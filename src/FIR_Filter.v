==> flow/design.v <==
module FIR_Filter(
  input CLK_Filter,
  input rst_n,
  input wire[7:0] ADC_Value,
  output reg[19:0] Out_Filtered);
wire signed[8:0] coeffs[21:0];
reg [15:0] holderBefore[21:0];
reg signed[31:0] product[21:0];
assign coeffs[0]=2;
assign coeffs[1]=10;
assign coeffs[2]=16;
assign coeffs[3]=28;
assign coeffs[4]=43;
assign coeffs[5]=60;
assign coeffs[6]=78;
assign coeffs[7]=95;
assign coeffs[8]=111;
assign coeffs[9]=122;
assign coeffs[10]= 128;
assign coeffs[11]=128;   
assign coeffs[12]=122;
assign coeffs[13]=111;
assign coeffs[14]=95;
assign coeffs[15]=78;
assign coeffs[16]=60;
assign coeffs[17]=43;
assign coeffs[18]=28;
assign coeffs[19]=16;
assign coeffs[20]=10;
assign coeffs[21]=2;
always @(posedge CLK_Filter or posedge rst_n)
begin
    if(rst_n)
        begin
	holderBefore[21]     <= 0;
        holderBefore[20]     <= 0;
	holderBefore[19]     <= 0;
        holderBefore[18]     <= 0;
        holderBefore[17]     <= 0;
        holderBefore[16]     <= 0;
	holderBefore[15]     <= 0;
        holderBefore[14]     <= 0;
        holderBefore[13]     <= 0;
        holderBefore[12]     <= 0;
	holderBefore[11]     <= 0;
        holderBefore[10]     <= 0;
        holderBefore[9]     <= 0;
        holderBefore[8]     <= 0;
	holderBefore[7]     <=0;
        holderBefore[6]     <= 0;
        holderBefore[5]     <= 0;
        holderBefore[4]     <= 0;
        holderBefore[3]     <= 0;
        holderBefore[2]     <= 0;
        holderBefore[1]     <= 0;
        holderBefore[0]     <= 0;
        Out_Filtered    <= 0;
        end
    else
        begin               
        holderBefore[21]     <= holderBefore[20];
       holderBefore[20]     <= holderBefore[19];
	holderBefore[19]     <= holderBefore[18];
            holderBefore[18]     <= holderBefore[17];
            holderBefore[17]     <= holderBefore[16];
            holderBefore[16]     <= holderBefore[15];
			holderBefore[15]     <= holderBefore[14];
            holderBefore[14]     <= holderBefore[13];
            holderBefore[13]     <= holderBefore[12];
            holderBefore[12]     <= holderBefore[11];
			holderBefore[11]     <= holderBefore[10];
            holderBefore[10]     <= holderBefore[9];
            holderBefore[9]     <= holderBefore[8];
            holderBefore[8]     <= holderBefore[7];
			holderBefore[7]     <= holderBefore[6];
            holderBefore[6]     <= holderBefore[5];
            holderBefore[5]     <= holderBefore[4];
            holderBefore[4]     <= holderBefore[3];
            holderBefore[3]     <= holderBefore[2];
            holderBefore[2]     <= holderBefore[1];
            holderBefore[1]     <= holderBefore[0];
            holderBefore[0]     <= ADC_Value;
            Out_Filtered <= (product[0] + product[1] + 
                              product[2] + product[3] + product[4] + product[5] + 
                              product[6] + product[7] + product[8] + product[9] + 
                              product[10] + product[11] + product[12] + product[13] + 
                              product[14] + product[15] + product[16] + product[17] + 
                              product[18] + product[19] + product[20] + product[21]);
        end
end
always @(posedge CLK_Filter or posedge rst_n) begin
	if (rst_n) begin
		product[0] <= 0;
		product[1] <= 0;
		product[2] <= 0;
		product[3] <= 0;
		product[4] <= 0;
		product[5] <= 0;
		product[6] <= 0;
		product[7] <= 0;
		product[8] <= 0;
		product[9] <= 0;
		product[10] <= 0;
		product[11] <= 0;
		product[12] <= 0;
		product[13] <= 0;
		product[14] <= 0;
		product[15] <= 0;
		product[16] <= 0;
		product[17] <= 0;
		product[18] <= 0;
		product[19] <= 0;
		product[20] <= 0;
		product[21] <= 0;
	end
	else begin
		product[0] <= coeffs[0] * holderBefore[0];
		product[1] <= coeffs[1] * holderBefore[1];
		product[2] <= coeffs[2] * holderBefore[2];
		product[3] <= coeffs[3] * holderBefore[3];
		product[4] <= coeffs[4] * holderBefore[4];
		product[5] <= coeffs[5] * holderBefore[5];
		product[6] <= coeffs[6] * holderBefore[6];
		product[7] <= coeffs[7] * holderBefore[7];
		product[8] <= coeffs[8] * holderBefore[8];
		product[9] <= coeffs[9] * holderBefore[9];
		product[10] <= coeffs[10] * holderBefore[10];
		product[11] <= coeffs[10] * holderBefore[11];
		product[12] <= coeffs[9] * holderBefore[12];
		product[13] <= coeffs[8] * holderBefore[13];
		product[14] <= coeffs[7] * holderBefore[14];
		product[15] <= coeffs[6] * holderBefore[15];
		product[16] <= coeffs[5] * holderBefore[16];
		product[17] <= coeffs[4] * holderBefore[17];
		product[18] <= coeffs[3] * holderBefore[18];
		product[19] <= coeffs[2] * holderBefore[19];
		product[20] <= coeffs[1] * holderBefore[20];
		product[21] <= coeffs[0] * holderBefore[21];		
	end
end
endmodule
## From RTL to reports: FIR_Filter

What the tools print for FIR_Filter, step after step.
Lines are those of the file above, counted from 1.
Cell names lack the library's common part.
The mark - stands for no value.

| design | value |
|---|---|
| top | FIR_Filter |
| clock input | CLK_Filter |
| standard-cell library | sky130hd |
| corner | tt_025C_1v80 |

## After elaboration

Counts by Yosys on the flattened word-level netlist (proc, flatten, opt, wreduce). Print and check cells are left out. Cells with the same type and inputs are merged into one.

| bit counts | value |
|---|---|
| output and inout port bits | 20 |
| bits of input ports | 10 |
| memory bits (writable) | 0 |
| word-level cells | 77 |
| memories | 0 |
| latch bits | 0 |
| clocked read ports x word width | 0 |
| flip-flop bits (word level) | 416 |
| memory bits (read-only) | 0 |

| cells by class | value |
|---|---|
| $mul | 16 |
| add/sub/neg operators | 21 |
| reduce/logical cells | 0 |
| equal/unequal tests | 0 |
| multiplexer cells | 0 |
| div/mod/pow operators | 0 |
| $lt $le $gt $ge | 0 |
| shift-type cells | 0 |
| bitwise logic cells | 0 |

Operator list:

| cell | count |
|---|---|
| multiplier 6 x 8 -> 14 bit (first input constant) | 6 |
| multiplier 7 x 8 -> 15 bit (first input constant) | 4 |
| adder 20 x 16 -> 20 bit | 10 |
| multiplier 3 x 8 -> 11 bit (first input constant) | 4 |
| multiplier 4 x 8 -> 12 bit (first input constant) | 2 |
| adder 20 x 15 -> 20 bit | 4 |
| adder 20 x 13 -> 20 bit | 3 |
| adder 20 x 14 -> 20 bit | 2 |
| adder 20 x 10 -> 20 bit | 1 |
| adder 9 x 12 -> 13 bit | 1 |

## Longest topological paths

Yosys ltp: most cells in a row. Word level: on the elaborated netlist, between registers, memories and ports. Mapped: between sequential cells and ports; inverters and the memories' decode and read muxes count.

| logic depth | value |
|---|---|
| depth after elaboration | 21 |
| ABC_AREA | 0 |
| mapped depth | 24 |

## After synthesis

Source: synth_stat.txt of the flow (Yosys; design flattened, memories mapped). It holds for the ABC_AREA given above (unset counts as 0); a run with the other value may have another netlist.

Cells by type:

| type | count | area in all (um2) |
|---|---|---|
| dfrtp_1 | 396 | 9.91E+03 |
| fa_1 | 427 | 8.55E+03 |
| ha_1 | 440 | 5505.28 |
| inv_1 | 645 | 2.42E+03 |
| xnor2_1 | 91 | 797.014 |
| a21oi_1 | 75 | 375.36 |
| nor2_1 | 86 | 322.81 |
| a21o_1 | 41 | 307.795 |
| xor2_1 | 34 | 297.786 |
| o21ai_0 | 54 | 270.259 |
| a211oi_1 | 25 | 187.68 |
| nor2b_1 | 29 | 181.424 |
| nand2_1 | 45 | 168.912 |
| o21a_1 | 21 | 157.651 |
| nor3_1 | 30 | 150.144 |
| nand3_1 | 20 | 100.096 |
| o21bai_1 | 12 | 90.086 |
| a2111oi_0 | 10 | 87.584 |

Other cell types: 42; their cells: 165.

| mapped netlist | value |
|---|---|
| buffer cells | 7 |
| mapped flip-flops | 396 |
| sequential area | 9909.5 um2 |
| chip area (Yosys) | 31102.3 um2 |
| cell count | 2646 |

## Timing after synthesis

OpenSTA on the mapped netlist: ideal clock, no wires. The path of least setup slack (recovery checks aside). Input and output delay are each 20% of the period. Register names are those of the netlist, which keeps one name where synthesis merged equal registers.

| timing path post-synthesis | value |
|---|---|
| path type | reg-to-reg |
| start point | register (no name shown) |
| end point | register Out_Filtered[19] |
| setup slack | 0.794 ns |
| stages | 23 |
| clock period | 6.92 ns |
| delay of the path | 6.126 ns |
| launch time at the first pin | 0.000 ns |
| setup time | 0.120 ns |
| arrival | 6.006 ns |
| period reached after synthesis | 6.126 ns |

"delay of the path" = arrival - input delay + setup time.
"stages" counts driving pins, that of a launching flip-flop among them; a cell with two outputs on the path counts twice.
"period reached after synthesis" = period - worst setup slack (recovery checks aside). The figure is calculated, with input and output delays left at 20% of the set period.
The rows between start and end are the longest chain of elaborated cells between them; the timing report does not say that the signal goes this way. Where chains are equally long, one stands for them.
Each line given opens the expression or statement behind the cell; cells for indexed reads and writes are added by Yosys, which also makes memories of some case tables.

| between the ends, post-synthesis | value |
|---|---|
| cell sequence | dfrtp_1 > ha_1 > a211o_1 > a211oi_1 > o21bai_1 > a21oi_1 > o21ai_0 > ha_1 > fa_1 > ha_1 > inv_1 > fa_1 > inv_1 > fa_1 > fa_1 > inv_1 > fa_1 > inv_1 > ha_1 > a21o_1 > a41oi_1 > o21ai_0 > a31o_2 |
| length of the longest elaborated chain | 21 |

Ends and longest elaborated chain, post-synthesis:

| element | line | text |
|---|---|---|
| adder 9 x 12 -> 13 bit | 83 |  |
| adder 20 x 13 -> 20 bit | 83 |  |
| adder 20 x 14 -> 20 bit | 83 |  |
| adder 20 x 15 -> 20 bit (2 in a row) | 83 |  |
| adder 20 x 16 -> 20 bit (10 in a row) | 83 |  |
| adder 20 x 15 -> 20 bit (2 in a row) | 83 |  |
| adder 20 x 14 -> 20 bit | 83 |  |
| adder 20 x 13 -> 20 bit (2 in a row) | 83 |  |
| adder 20 x 10 -> 20 bit | 83 |  |
| end, assigned | 57 | `Out_Filtered    <= 0;` |
| end, assigned | 83 |  |
| end, declared | 5 | `output reg[19:0] Out_Filtered);` |

## Worst path after layout

Path of least setup slack in the final report of flow run 1 (OpenROAD, finished layout, wires in). Where an end is a register, its clock arrival counts in the times.

| timing path after layout | value |
|---|---|
| path type | reg-to-reg |
| start point | register (no name shown) |
| end point | register Out_Filtered[19] |
| setup time | 0.11 ns |
| stages | 21 |
| launch time at the first pin | 0.60 ns |
| clock period | 7.28 ns |
| arrival | 7.29 ns |
| setup slack | 0.48 ns |

The rows between start and end are the longest chain of elaborated cells between them; the timing report does not say that the signal goes this way. Where chains are equally long, one stands for them.

| between the ends, after layout | value |
|---|---|
| cell sequence | dfrtp_1 > ha_1 > nor2b_1 > o31a_1 > o31ai_1 > a211oi_1 > xor2_1 > ha_1 > fa_1 > fa_1 > fa_1 > fa_1 > inv_1 > fa_1 > inv_1 > ha_1 > a21o_1 > a21o_1 > a41oi_1 > o21ai_0 > a31o_2 |
| length of the longest elaborated chain | 21 |

Ends and longest elaborated chain, after layout:

| element | line | text |
|---|---|---|
| adder 9 x 12 -> 13 bit | 83 |  |
| adder 20 x 13 -> 20 bit | 83 |  |
| adder 20 x 14 -> 20 bit | 83 |  |
| adder 20 x 15 -> 20 bit (2 in a row) | 83 |  |
| adder 20 x 16 -> 20 bit (10 in a row) | 83 |  |
| adder 20 x 15 -> 20 bit (2 in a row) | 83 |  |
| adder 20 x 14 -> 20 bit | 83 |  |
| adder 20 x 13 -> 20 bit (2 in a row) | 83 |  |
| adder 20 x 10 -> 20 bit | 83 |  |
| end, assigned | 57 | `Out_Filtered    <= 0;` |
| end, assigned | 83 |  |
| end, declared | 5 | `output reg[19:0] Out_Filtered);` |

## Implementation results

Design FIR_Filter on sky130hd. What follows are 2 stored runs of the flow, each under its own settings; their order means nothing. The constraints put input and output delay at 20% of the set period each and load the outputs with 0.01 pF.
"clock period achieved": clock period set for the run, less the worst setup slack. It is reckoned from that one timing run; input and output delays stay at 20% of the period that was set.
"critical setup path time": the worst setup path's part of the clock period (all of it between registers, 20% less for each end at a port) less its slack. A launch clock that arrives late makes it longer, a capture clock that arrives late makes it shorter.

#### Flow run 1

| setting | value |
|---|---|
| period_ns | `7.28` |
| CORE_UTILIZATION | `69` |
| CAP_MARGIN | `20` |
| CORE_MARGIN | `2` |
| SLEW_MARGIN | `20` |

| result | value |
|---|---|
| mapped cell area after synthesis | 31102.3 um2 |
| area of the die | 46790.0 um2 |
| standard-cell area of the final layout | 33717.3 um2 |
| post-layout utilization | 0.761 |
| worst setup slack after layout | 0.477 ns |
| total negative slack | 0.000 ns |
| worst hold slack in the final report | 0.346 ns |
| clock period achieved | 6.803 ns |
| critical setup path time | 6.80 ns |
| class of the worst setup path | reg-to-reg |

#### Flow run 2

| setting | value |
|---|---|
| period_ns | `6.29` |
| CORE_UTILIZATION | `52` |
| SETUP_SLACK_MARGIN | `0.47` |
| PLACE_DENSITY | `0.64` |
| CTS_CLUSTER_SIZE | `48` |
| CTS_CLUSTER_DIAMETER | `47` |
| CAP_MARGIN | `25` |
| SLEW_MARGIN | `25` |
| MIN_ROUTING_LAYER | `met1` |
| CORE_MARGIN | `2` |

| result | value |
|---|---|
| mapped cell area after synthesis | 31102.3 um2 |
| area of the die | 61784.6 um2 |
| standard-cell area of the final layout | 34840.9 um2 |
| post-layout utilization | 0.589 |
| worst setup slack after layout | 0.150 ns |
| total negative slack | 0.000 ns |
| worst hold slack in the final report | 0.342 ns |
| clock period achieved | 6.140 ns |
| critical setup path time | 6.14 ns |
| class of the worst setup path | reg-to-reg |
